==> flow/design.v <==
module fifo
    #(  
        parameter ADDRWIDTH = 8,
        parameter WIDTH = 8,
        parameter REGISTERDOUT = 1  
    )(  
        input clock, reset,
        input dequeue, enqueue,
        input [WIDTH-1:0] data_in,
        output reg [WIDTH-1:0] data_out,
        output full, empty
    );
    localparam DEPTH = 2 ** ADDRWIDTH;
    reg [ADDRWIDTH:0] deq_addr, enq_addr;
    wire full_t, empty_t;
    reg [WIDTH-1:0] memory [DEPTH-1:0];
    if (REGISTERDOUT)
    begin
        always_ff @(posedge clock)
        begin
            if (reset)  
                data_out <= 0;
            else if (dequeue && !empty_t)
                data_out <= memory[deq_addr[ADDRWIDTH-1:0]];
        end
    end
    else
        assign data_out = memory[deq_addr[ADDRWIDTH-1:0]];
    always_ff @(posedge clock)
    begin
        if (!reset && enqueue && !full_t)
            memory[enq_addr[ADDRWIDTH-1:0]] <= data_in;
    end
    always_ff @(posedge clock)
    begin
        if (reset)
            deq_addr <= 0;
        else if (dequeue && !empty_t)
            deq_addr <= deq_addr + 1;
    end
    always_ff @(posedge clock)
    begin
        if (reset)
            enq_addr <= 0;
        else if (enqueue && !full_t)
            enq_addr <= enq_addr + 1;
    end
    assign full_t = (deq_addr[ADDRWIDTH-1:0] == enq_addr[ADDRWIDTH-1:0]) && (deq_addr[ADDRWIDTH] != enq_addr[ADDRWIDTH]);
    assign empty_t = (deq_addr[ADDRWIDTH-1:0] == enq_addr[ADDRWIDTH-1:0]) && (deq_addr[ADDRWIDTH] == enq_addr[ADDRWIDTH]);
    assign full = full_t;
    assign empty = empty_t;
endmodule
Tool chain data of fifo
The steps from the RTL of fifo to its reports follow in flow order.
Line numbers count from 1 in the design file above.
Library cell names are shortened.
{"block": "setup", "top": "fifo", "clock": "clock", "cell_library": "sky130hd", "lib_corner": "tt_025C_1v80"}

Word level
Counts by Yosys on the flattened word-level netlist (proc, flatten, opt, wreduce; memories kept). Register bits leave out memories and registers merged into their read ports (data or address); mux counts leave out enables and synchronous resets folded into registers. Print and check cells are left out. Cells with the same type and inputs are merged into one.
Yosys's memory passes give these memory sizes; they may raise the number of words (mostly to a power of two), join words into wider ones and drop unused or constant bits.
{"block": "bits", "ramBits": 2048, "input_bits": 12, "word_cells": 20, "out_inout_bits": 10, "clocked_rd_ports_x_width": 8, "mem_count": 1, "regBits": 18}
{"block": "classes", "n_eq": 3, "n_addsub": 2, "reduce_logical": 9, "muxes": 3}
{"block": "memory_table", "name": "memory", "words": 256, "word_bits": 8, "read_ports": 1, "wr": 1, "line": 16, "source": "reg [WIDTH-1:0] memory [DEPTH-1:0];"}
{"block": "op_table", "cell": "9-bit by 1-bit adder with 9-bit output (second input constant)", "n": 2}
{"block": "op_table", "cell": "8-bit two-way mux", "n": 2}
{"block": "op_table", "cell": "8-bit equality test", "n": 1}
{"block": "op_table", "cell": "1-bit logical AND", "n": 6}
{"block": "op_table", "cell": "1-bit zero test", "n": 3}
{"block": "op_table", "cell": "1-bit equality test", "n": 1}
{"block": "op_table", "cell": "1-bit inequality test", "n": 1}
{"block": "op_table", "cell": "1-bit two-way mux", "n": 1}

Logic depth
Depth = most cells in a row (Yosys ltp): at word level without a register or memory, in the mapped netlist without a sequential cell, where the memories' decode and read muxes count.
{"block": "depth", "ltp_word": 5, "ABC_AREA": 0, "ltp_mapped": 13, "depth_no_buf": 7}

Netlist
Source: synth_stat.txt of the flow (Yosys; design flattened, memories mapped). It holds for the ABC_AREA given above (unset counts as 0); a run with the other value may have another netlist.
Totals and module areas in this step are rounded.
{"block": "types", "cell_type": "edfxtp_1", "n": 2048, "type_area_um2": 6.15E+04}
{"block": "types", "cell_type": "mux4_2", "n": 421, "type_area_um2": 9.48E+03}
{"block": "types", "cell_type": "mux2i_1", "n": 200, "type_area_um2": 2001.92}
{"block": "types", "cell_type": "nor2_1", "n": 305, "type_area_um2": 1.14E+03}
{"block": "types", "cell_type": "mux4_1", "n": 31, "type_area_um2": 814.531}
{"block": "types", "cell_type": "a22oi_1", "n": 70, "type_area_um2": 525.504}
{"block": "types", "cell_type": "dfxtp_1", "n": 26, "type_area_um2": 520.499}
{"block": "types", "cell_type": "a21oi_1", "n": 73, "type_area_um2": 365.35}
{"block": "types", "cell_type": "nand2_1", "n": 96, "type_area_um2": 360.346}
{"block": "types", "cell_type": "buf_2", "n": 69, "type_area_um2": 345.331}
{"block": "types", "cell_type": "a221oi_1", "n": 39, "type_area_um2": 341.578}
{"block": "types", "cell_type": "buf_6", "n": 27, "type_area_um2": 304.042}
{"block": "types", "cell_type": "buf_8", "n": 20, "type_area_um2": 300.288}
{"block": "types", "cell_type": "clkbuf_1", "n": 70, "type_area_um2": 262.752}
{"block": "types", "cell_type": "buf_4", "n": 34, "type_area_um2": 255.245}
{"block": "types", "cell_type": "o21ai_0", "n": 45, "type_area_um2": 225.216}
{"block": "types", "cell_type": "o221ai_1", "n": 23, "type_area_um2": 201.443}
{"block": "types", "cell_type": "o22ai_1", "n": 31, "type_area_um2": 193.936}
Other cell types: 55; their cells: 259.
{"block": "mapped", "flip_flops": 2074, "sequential_area_um2": 62020, "buffers": 240, "cell_count": 3887, "mapped_area_um2": 81050}

Path before layout
OpenSTA on the mapped netlist: ideal clock, no wires. The path of least setup slack (recovery checks aside). Input and output delay are each 20% of the period. Register names are those of the netlist, which keeps one name where synthesis merged equal registers.
{"block": "synth_path", "kind": "reg-to-reg", "start": "register deq_addr[0]", "end": "memory memory[112][0]", "driving_pins": 11, "n_path_buf": 3, "setup_time_ns": 0.285, "path_delay_ns": 2.559, "launch_ns": 0.000, "t_required_ns": 2.195, "arrival_ns": 2.274, "tclk_ns": 2.48, "slack_ns": -0.080, "synth_period_reached_ns": 2.56}
"path_delay_ns" is the arrival time less input delay plus setup time.
"driving_pins": output pins that drive a net of the path, with the launching flip-flop's if there is one; two outputs of one cell count as two.
"synth_period_reached_ns" is the clock period less the worst setup slack; recovery checks do not enter. This is arithmetic on one report: input and output delays are still those of the set period (20% each).
The rows between start and end are the longest chain of elaborated cells between them; the timing report does not say that the signal goes this way. Where chains are equally long, one stands for them.
A line is the first line of the expression or statement that the cell stems from. Yosys adds cells for indexed reads and writes and turns some case tables into memories.
Only ways into the end's enable, where the timed path ends, are counted here.
{"block": "synth_via", "path_cell_list": "dfxtp_1 > buf_6 > buf_6 > xnor2_1 > nand4_1 > o31ai_2 > nor2_1 > and2_1 > nand2_1 > clkbuf_1 > nor2_1", "elab_chain_cells": 5, "cells_between": 6, "classes_between": "eq/ne (1); mux (2); reduce/logical (3)"}
{"block": "synth_rtl", "element": "start: declaration", "line": 14, "source": "reg [ADDRWIDTH:0] deq_addr, enq_addr;"}
{"block": "synth_rtl", "element": "start: assignment", "line": 37, "source": "deq_addr <= 0;"}
{"block": "synth_rtl", "element": "start: assignment", "line": 39, "source": "deq_addr <= deq_addr + 1;"}
{"block": "synth_rtl", "element": "8-bit equality test", "line": 48, "source": "assign full_t = (deq_addr[ADDRWIDTH-1:0] == enq_addr[ADDRWIDTH-1:0]) && (deq_addr[ADDRWIDTH] != enq_addr[ADDRW ..."}
{"block": "synth_rtl", "element": "1-bit logical AND", "line": 48}
{"block": "synth_rtl", "element": "1-bit zero test", "line": 31, "source": "if (!reset && enqueue && !full_t)"}
{"block": "synth_rtl", "element": "1-bit logical AND", "line": 31}
{"block": "synth_rtl", "element": "8-bit two-way mux", "line": 31}
{"block": "synth_rtl", "element": "end: declaration", "line": 16, "source": "reg [WIDTH-1:0] memory [DEPTH-1:0];"}

Timing after layout
From the final timing report of record 1: the path of least setup slack in the routed layout; clock arrival at registers is part of the times.
{"block": "layout_path", "kind": "reg-to-reg", "start": "register deq_addr[0]", "end": "register data_out[7]", "driving_pins": 11, "launch_ns": 0.74, "n_path_buf": 5, "setup_time_ns": 0.13, "arrival_ns": 4.13, "slack_ns": -1.83, "t_required_ns": 2.30, "tclk_ns": 1.69}
The rows between start and end are the longest chain of elaborated cells between them; the timing report does not say that the signal goes this way. Where chains are equally long, one stands for them.
{"block": "layout_via", "path_cell_list": "dfxtp_2 > buf_12 > buf_16 > buf_16 > buf_16 > buf_12 > mux4_2 > a222oi_1 > o211ai_1 > o211ai_1 > a311oi_1", "elab_chain_cells": 4, "cells_between": 4, "classes_between": "eq/ne (1); reduce/logical (3)"}
{"block": "layout_rtl", "element": "start: declaration", "line": 14, "source": "reg [ADDRWIDTH:0] deq_addr, enq_addr;"}
{"block": "layout_rtl", "element": "start: assignment", "line": 37, "source": "deq_addr <= 0;"}
{"block": "layout_rtl", "element": "start: assignment", "line": 39, "source": "deq_addr <= deq_addr + 1;"}
{"block": "layout_rtl", "element": "8-bit equality test", "line": 49, "source": "assign empty_t = (deq_addr[ADDRWIDTH-1:0] == enq_addr[ADDRWIDTH-1:0]) && (deq_addr[ADDRWIDTH] == enq_addr[ADDR ..."}
{"block": "layout_rtl", "element": "1-bit logical AND", "line": 49}
{"block": "layout_rtl", "element": "1-bit zero test", "line": 23, "source": "else if (dequeue && !empty_t)"}
{"block": "layout_rtl", "element": "1-bit logical AND", "line": 23}
{"block": "layout_rtl", "element": "end: declaration", "line": 10, "source": "output reg [WIDTH-1:0] data_out,"}

Lab notebook: fifo

Record of 2 stored runs of the RTL-to-layout flow on fifo, platform sky130hd. The runs are unordered. Constraints: input delay and output delay 20% of the set period each, output load 0.01 pF.
"period_less_ws_ns" means the clock period less the worst setup slack. The figure is calculated, with input and output delays left at 20% of the set period.
"worstPathTime_ns" is the time allowed to the run's worst setup path (the clock period less input and output delay, where it has them) less its slack. Clock arrival times count: a late capture clock shortens it, a late launch clock lengthens it.
By "fin_power_mw" is meant OpenSTA's value without simulated activity: inputs other than the clock are taken to toggle once in ten clock periods, and the tool carries that through the logic.
The measured numbers are rounded.

Record 1
==> flow/run.sh <==
#!/bin/bash
# the make line also repeats the synthesis and layout settings of config.mk as NAME=value (left out here)
make -C /OpenROAD-flow-scripts/flow DESIGN_CONFIG=/design/flow/config.mk WORK_HOME=/design/flow/orfs CLKGATE_MAP_FILE= finish
==> flow/config.mk <==
export PLATFORM = sky130hd
export DESIGN_NAME = fifo
export DESIGN_NICKNAME = fifo
export VERILOG_FILES = /design/flow/design.v
export SDC_FILE = /design/flow/constraint.sdc
export NUM_CORES = 4
export LEC_CHECK = 0
export CAP_MARGIN = 20
export CELL_PAD_IN_SITES_GLOBAL_PLACEMENT = 1
export CORE_MARGIN = 2
export CORE_UTILIZATION = 65
export CTS_CLUSTER_DIAMETER = 304
export CTS_CLUSTER_SIZE = 35
export GPL_TIMING_DRIVEN = 0
export MAX_ROUTING_LAYER = met5
export MIN_ROUTING_LAYER = met1
export PLACE_DENSITY_LB_ADDON = 0.1
export SLEW_MARGIN = 20
==> flow/constraint.sdc <==
create_clock -name core_clock -period 1.69 [get_ports {clock}]
set_input_delay 0.3380 -clock core_clock [delete_from_list [all_inputs] [get_ports {clock}]]
set_output_delay 0.3380 -clock core_clock [all_outputs]
set_load 0.01 [all_outputs]

==> results of record 1, as JSON <==
{
  "synth_area_um2": 81050,
  "total_die_area_um2": 127500,
  "post_route_stdcell_area_um2": 92770,
  "utilization_pct": 75.0,
  "setup_ws_ns": -1.833,
  "final_setup_tns_ns": -2435,
  "hold_worst_slack_ns": 0.013,
  "fin_power_mw": 102.7,
  "period_less_ws_ns": 3.523,
  "worstPathTime_ns": 3.52,
  "timing.worst_path_kind": "reg-to-reg"
}

Record 2
==> flow/run.sh <==
#!/bin/bash
# the make line also repeats the synthesis and layout settings of config.mk as NAME=value (left out here)
make -C /OpenROAD-flow-scripts/flow DESIGN_CONFIG=/design/flow/config.mk WORK_HOME=/design/flow/orfs CLKGATE_MAP_FILE= finish
==> flow/config.mk <==
export PLATFORM = sky130hd
export DESIGN_NAME = fifo
export DESIGN_NICKNAME = fifo
export VERILOG_FILES = /design/flow/design.v
export SDC_FILE = /design/flow/constraint.sdc
export NUM_CORES = 4
export LEC_CHECK = 0
export CAP_MARGIN = 20
export CELL_PAD_IN_SITES_DETAIL_PLACEMENT = 2
export CORE_MARGIN = 2
export CORE_UTILIZATION = 67
export CTS_CLUSTER_DIAMETER = 69
export CTS_CLUSTER_SIZE = 69
export GPL_ROUTABILITY_DRIVEN = 1
export GPL_TIMING_DRIVEN = 0
export PLACE_DENSITY_LB_ADDON = 0.27
export SLEW_MARGIN = 20
==> flow/constraint.sdc <==
create_clock -name core_clock -period 2.44 [get_ports {clock}]
set_input_delay 0.4880 -clock core_clock [delete_from_list [all_inputs] [get_ports {clock}]]
set_output_delay 0.4880 -clock core_clock [all_outputs]
set_load 0.01 [all_outputs]

==> results of record 2, as JSON <==
{
  "outcome": "did not finish, placement stopped with a tool error"
}
